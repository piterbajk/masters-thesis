==> flow/design.v <==
module macci(input  wire  clk,
             input  wire  clk_en,
             input  wire  reset,
             input  wire  [7:0]  n,
             input  wire  start,
             output reg   done,
             input  wire  [31:0] dataa,
             input  wire  [31:0] datab,
             output reg   [31:0] result);
  reg signed [31:0] acc;
  always @(posedge clk or posedge reset)
  begin
    if (reset) 
    begin
      acc <= 32'h0; 
      done <= 1'b0;
    end
    else begin
    done <= 1'b0;
    if (clk_en & start & (n == 8'd1))
        begin
            acc  <= acc + (dataa * datab);
            done <= 1'b1;
        end
    else if (clk_en & start & (n == 8'd2))
        begin
            result <= acc[31:0];
            acc <= 32'h0; 
            done <= 1'b1;
        end
    else if (clk_en & start & (n == 8'd3))
        begin
            acc  <= dataa * datab;
            done <= 1'b1;
        end
    end
end
endmodule
* From RTL to reports: macci
What the tools print for macci, step after step. Line numbers count from 1 in the design file above. A cell with -- has no value.
Design: top module macci, clock input clk, cell library sky130hd, corner tt_025C_1v80

* Word level
Yosys after proc, flatten, opt, wreduce and memory -nomap, before mapping. Memory bits, and registers merged into a memory's read port (data or address), are not among the register bits. Print and check cells are not counted. Equal cells are merged and count once.
Storage and ports: cells after elaboration 22, output and inout bits 33, bits of input ports 76, register bits after elaboration 65
Cells by class: $mul 1, mux-type cells 6, eq/ne operators 3, bitwise logic cells 6, $add $sub $neg 1, reductions and logical operators 2
Operators by type and width (count):
- 32-bit by 32-bit multiplier with 32-bit output | 1
- 32-bit two-way mux | 3
- 32-bit adder | 1
- 8-bit by 2-bit == test with 1-bit output (second input constant) | 2
- 8-bit by 1-bit == test with 1-bit output (second input constant) | 1
- 1-bit AND | 4
- 3-bit AND reduction | 1
- 3-bit nonzero test | 1
- 1-bit two-way mux | 3
- 1-bit NOT | 2

* Depth
Yosys ltp: most cells in a row. Word level: on the elaborated netlist, between registers, memories and ports. Mapped: between sequential cells and ports; inverters and the memories' decode and read muxes count.
Logic depth: depth in word-level cells 5, ABC_AREA 0, gate-level depth with buffers 37, gate-level depth less buffers 35

* After synthesis
The flow's flattened synthesis, as Yosys stat reports it; memories are mapped. The netlist is that of the ABC_AREA named above (0 if unset); the other value can give another one.
Cells by type (count):
- sky130_fd_sc_hd__fa_1 | 409
- sky130_fd_sc_hd__ha_1 | 156
- sky130_fd_sc_hd__and2_1 | 278
- sky130_fd_sc_hd__inv_1 | 413
- sky130_fd_sc_hd__nand2_1 | 305
- sky130_fd_sc_hd__edfxtp_1 | 32
- sky130_fd_sc_hd__dfrtp_1 | 33
- sky130_fd_sc_hd__xnor2_1 | 84
- sky130_fd_sc_hd__clkbuf_1 | 91
- sky130_fd_sc_hd__a21oi_1 | 65
- sky130_fd_sc_hd__xor2_1 | 30
- sky130_fd_sc_hd__o21ai_0 | 41
- sky130_fd_sc_hd__a21o_1 | 21
- sky130_fd_sc_hd__nor2_1 | 36
- sky130_fd_sc_hd__nand2b_1 | 11
- sky130_fd_sc_hd__a22oi_1 | 8
- sky130_fd_sc_hd__o21bai_1 | 8
- sky130_fd_sc_hd__nor3_1 | 10
Other cell types: 53; their cells: 111.
Synthesis totals: flip-flop cells 65, buffer cells 96, sequential part of the area 1786.7 um^2, standard cells after synthesis 2142, mapped area 19668.9 um^2

* Path before layout
OpenSTA on the mapped netlist: ideal clock, no wires. The path of least setup slack (recovery checks aside). Input and output delay are each 20% of the period. Register names are those of the netlist, which keeps one name where synthesis merged equal registers.
Timing path post-synthesis: kind input-to-reg, start point in datab[3], end point reg acc[31], time at the first pin 3.360 ns, path buffers 2, clock period 16.8 ns, data arrival time 10.859 ns, input delay 3.360 ns, slack 5.820 ns, driving pins on the path 31, delay of the path 7.620 ns, period reached after synthesis 10.98 ns
"delay of the path" = arrival - input delay + setup time. "driving pins on the path": output pins that drive a net of the path, with the launching flip-flop's if there is one; two outputs of one cell count as two. "period reached after synthesis" is the clock period less the worst setup slack; recovery checks do not enter. This is arithmetic on one report: input and output delays are still those of the set period (20% each). Between the ends stands the longest chain of elaborated cells between them, by number of cells; it is not shown to be the way that was timed. Of several equally long chains one is given. A line is the first line of the expression or statement that the cell stems from. Yosys adds cells for indexed reads and writes and turns some case tables into memories. A register here has more assigning lines than the two given.
Between the ends, post-synthesis: cell sequence sky130_fd_sc_hd__clkbuf_1 > sky130_fd_sc_hd__clkbuf_1 > sky130_fd_sc_hd__and2_1 > sky130_fd_sc_hd__fa_1 > sky130_fd_sc_hd__inv_1 > sky130_fd_sc_hd__fa_1 > sky130_fd_sc_hd__fa_1 > sky130_fd_sc_hd__fa_1 > sky130_fd_sc_hd__inv_1 > sky130_fd_sc_hd__fa_1 > sky130_fd_sc_hd__inv_1 > sky130_fd_sc_hd__fa_1 > sky130_fd_sc_hd__inv_1 > sky130_fd_sc_hd__fa_1 > sky130_fd_sc_hd__fa_1 > sky130_fd_sc_hd__ha_1 > sky130_fd_sc_hd__a21oi_1 > sky130_fd_sc_hd__o21bai_1 > sky130_fd_sc_hd__a221o_1 > sky130_fd_sc_hd__nor4_1 > sky130_fd_sc_hd__nor3_1 > sky130_fd_sc_hd__xor2_1 > sky130_fd_sc_hd__ha_1 > sky130_fd_sc_hd__a2111oi_0 > sky130_fd_sc_hd__nand2_1 > sky130_fd_sc_hd__a211o_1 > sky130_fd_sc_hd__nand3_1 > sky130_fd_sc_hd__a31o_2 > sky130_fd_sc_hd__xor2_1 > sky130_fd_sc_hd__a31oi_1 > sky130_fd_sc_hd__o22a_1, cells in the longest elaborated chain 4, elaborated cells between the ends (all ways) 5
RTL lines, path post-synthesis:
- from (decl) | RTL line 8 | input  wire  [31:0] datab,
- 32-bit by 32-bit multiplier with 32-bit output | RTL line 33 | acc  <= dataa * datab;
- 32-bit two-way mux | RTL line 31 | else if (clk_en & start & (n == 8'd3))
- 32-bit two-way mux | RTL line 25 | else if (clk_en & start & (n == 8'd2))
- 32-bit two-way mux | RTL line 20 | if (clk_en & start & (n == 8'd1))
- to (assign) | RTL line 22 | acc  <= acc + (dataa * datab);
- to (assign) | RTL line 33
- to (decl) | RTL line 10 | reg signed [31:0] acc;

* Timing after layout
From the final timing report of job 1: the path of least setup slack in the routed layout; clock arrival at registers is part of the times.
Timing path post-layout: kind input-to-reg, start point in datab[8], end point reg acc[31], time at the first pin 2.26 ns, clock period 11.3 ns, driving pins on the path 31, input delay 2.26 ns, data arrival time 11.40 ns, path buffers 2, slack 0.12 ns
Between the ends stands the longest chain of elaborated cells between them, by number of cells; it is not shown to be the way that was timed. Of several equally long chains one is given. A register here has more assigning lines than the two given.
Between the ends, post-layout: cell sequence sky130_fd_sc_hd__clkdlybuf4s15_1 > sky130_fd_sc_hd__buf_2 > sky130_fd_sc_hd__nand2_1 > sky130_fd_sc_hd__fa_1 > sky130_fd_sc_hd__inv_1 > sky130_fd_sc_hd__fa_1 > sky130_fd_sc_hd__fa_1 > sky130_fd_sc_hd__inv_1 > sky130_fd_sc_hd__fa_1 > sky130_fd_sc_hd__inv_1 > sky130_fd_sc_hd__fa_1 > sky130_fd_sc_hd__ha_1 > sky130_fd_sc_hd__fa_1 > sky130_fd_sc_hd__fa_1 > sky130_fd_sc_hd__ha_1 > sky130_fd_sc_hd__and4_1 > sky130_fd_sc_hd__a21oi_1 > sky130_fd_sc_hd__nand2_1 > sky130_fd_sc_hd__a221o_1 > sky130_fd_sc_hd__nor4_2 > sky130_fd_sc_hd__nor3_2 > sky130_fd_sc_hd__xor2_1 > sky130_fd_sc_hd__ha_1 > sky130_fd_sc_hd__a2111oi_4 > sky130_fd_sc_hd__nand2_1 > sky130_fd_sc_hd__a211o_1 > sky130_fd_sc_hd__nand3_1 > sky130_fd_sc_hd__a31o_2 > sky130_fd_sc_hd__xor2_1 > sky130_fd_sc_hd__a31oi_1 > sky130_fd_sc_hd__o22a_1, cells in the longest elaborated chain 4, elaborated cells between the ends (all ways) 5
RTL lines, path post-layout:
- from (decl) | RTL line 8 | input  wire  [31:0] datab,
- 32-bit by 32-bit multiplier with 32-bit output | RTL line 33 | acc  <= dataa * datab;
- 32-bit two-way mux | RTL line 31 | else if (clk_en & start & (n == 8'd3))
- 32-bit two-way mux | RTL line 25 | else if (clk_en & start & (n == 8'd2))
- 32-bit two-way mux | RTL line 20 | if (clk_en & start & (n == 8'd1))
- to (assign) | RTL line 22 | acc  <= acc + (dataa * datab);
- to (assign) | RTL line 33
- to (decl) | RTL line 10 | reg signed [31:0] acc;

Data sheet: physical implementation of macci

Stored flow runs of macci (2 of them; Yosys, OpenROAD, sky130hd). They differ in their settings and are not a sequence. Constraints: input delay and output delay 20% of the set period each, output load 0.01 pF.
"period reached": clock period set for the run, less the worst setup slack. It is reckoned from that one timing run; input and output delays stay at 20% of the period that was set.
"time of the worst setup path" is the time allowed to the run's worst setup path (the clock period less input and output delay, where it has them) less its slack. Clock arrival times count: a late capture clock shortens it, a late launch clock lengthens it.

* Job 1 | settings: period_ns 11.3; CORE_UTILIZATION 67; PLACE_DENSITY_LB_ADDON 0.22; CELL_PAD_IN_SITES_DETAIL_PLACEMENT 0; ABC_AREA 0; GPL_TIMING_DRIVEN 0; CAP_MARGIN 35; CORE_MARGIN 2; SLEW_MARGIN 20 | results: period reached 11.182 ns; netlist area reported by Yosys 19668.9 um^2; total negative setup slack 0.000 ns; standard-cell area after routing 21673.3 um^2; lowest setup slack 0.118 ns; utilization 75.3 %; worst hold slack 0.487 ns; time of the worst setup path 8.92 ns; class of the worst setup path input-to-reg; die size 30742.4 um^2
* Job 2 | settings: period_ns 5.42; CORE_UTILIZATION 68; SETUP_SLACK_MARGIN 0.58; PLACE_DENSITY 0.54; CELL_PAD_IN_SITES_DETAIL_PLACEMENT 1; TNS_END_PERCENT 10; MIN_ROUTING_LAYER met2; CAP_MARGIN 20; CORE_MARGIN 2; SLEW_MARGIN 20 | unfinished; error DPL-0033 in placement
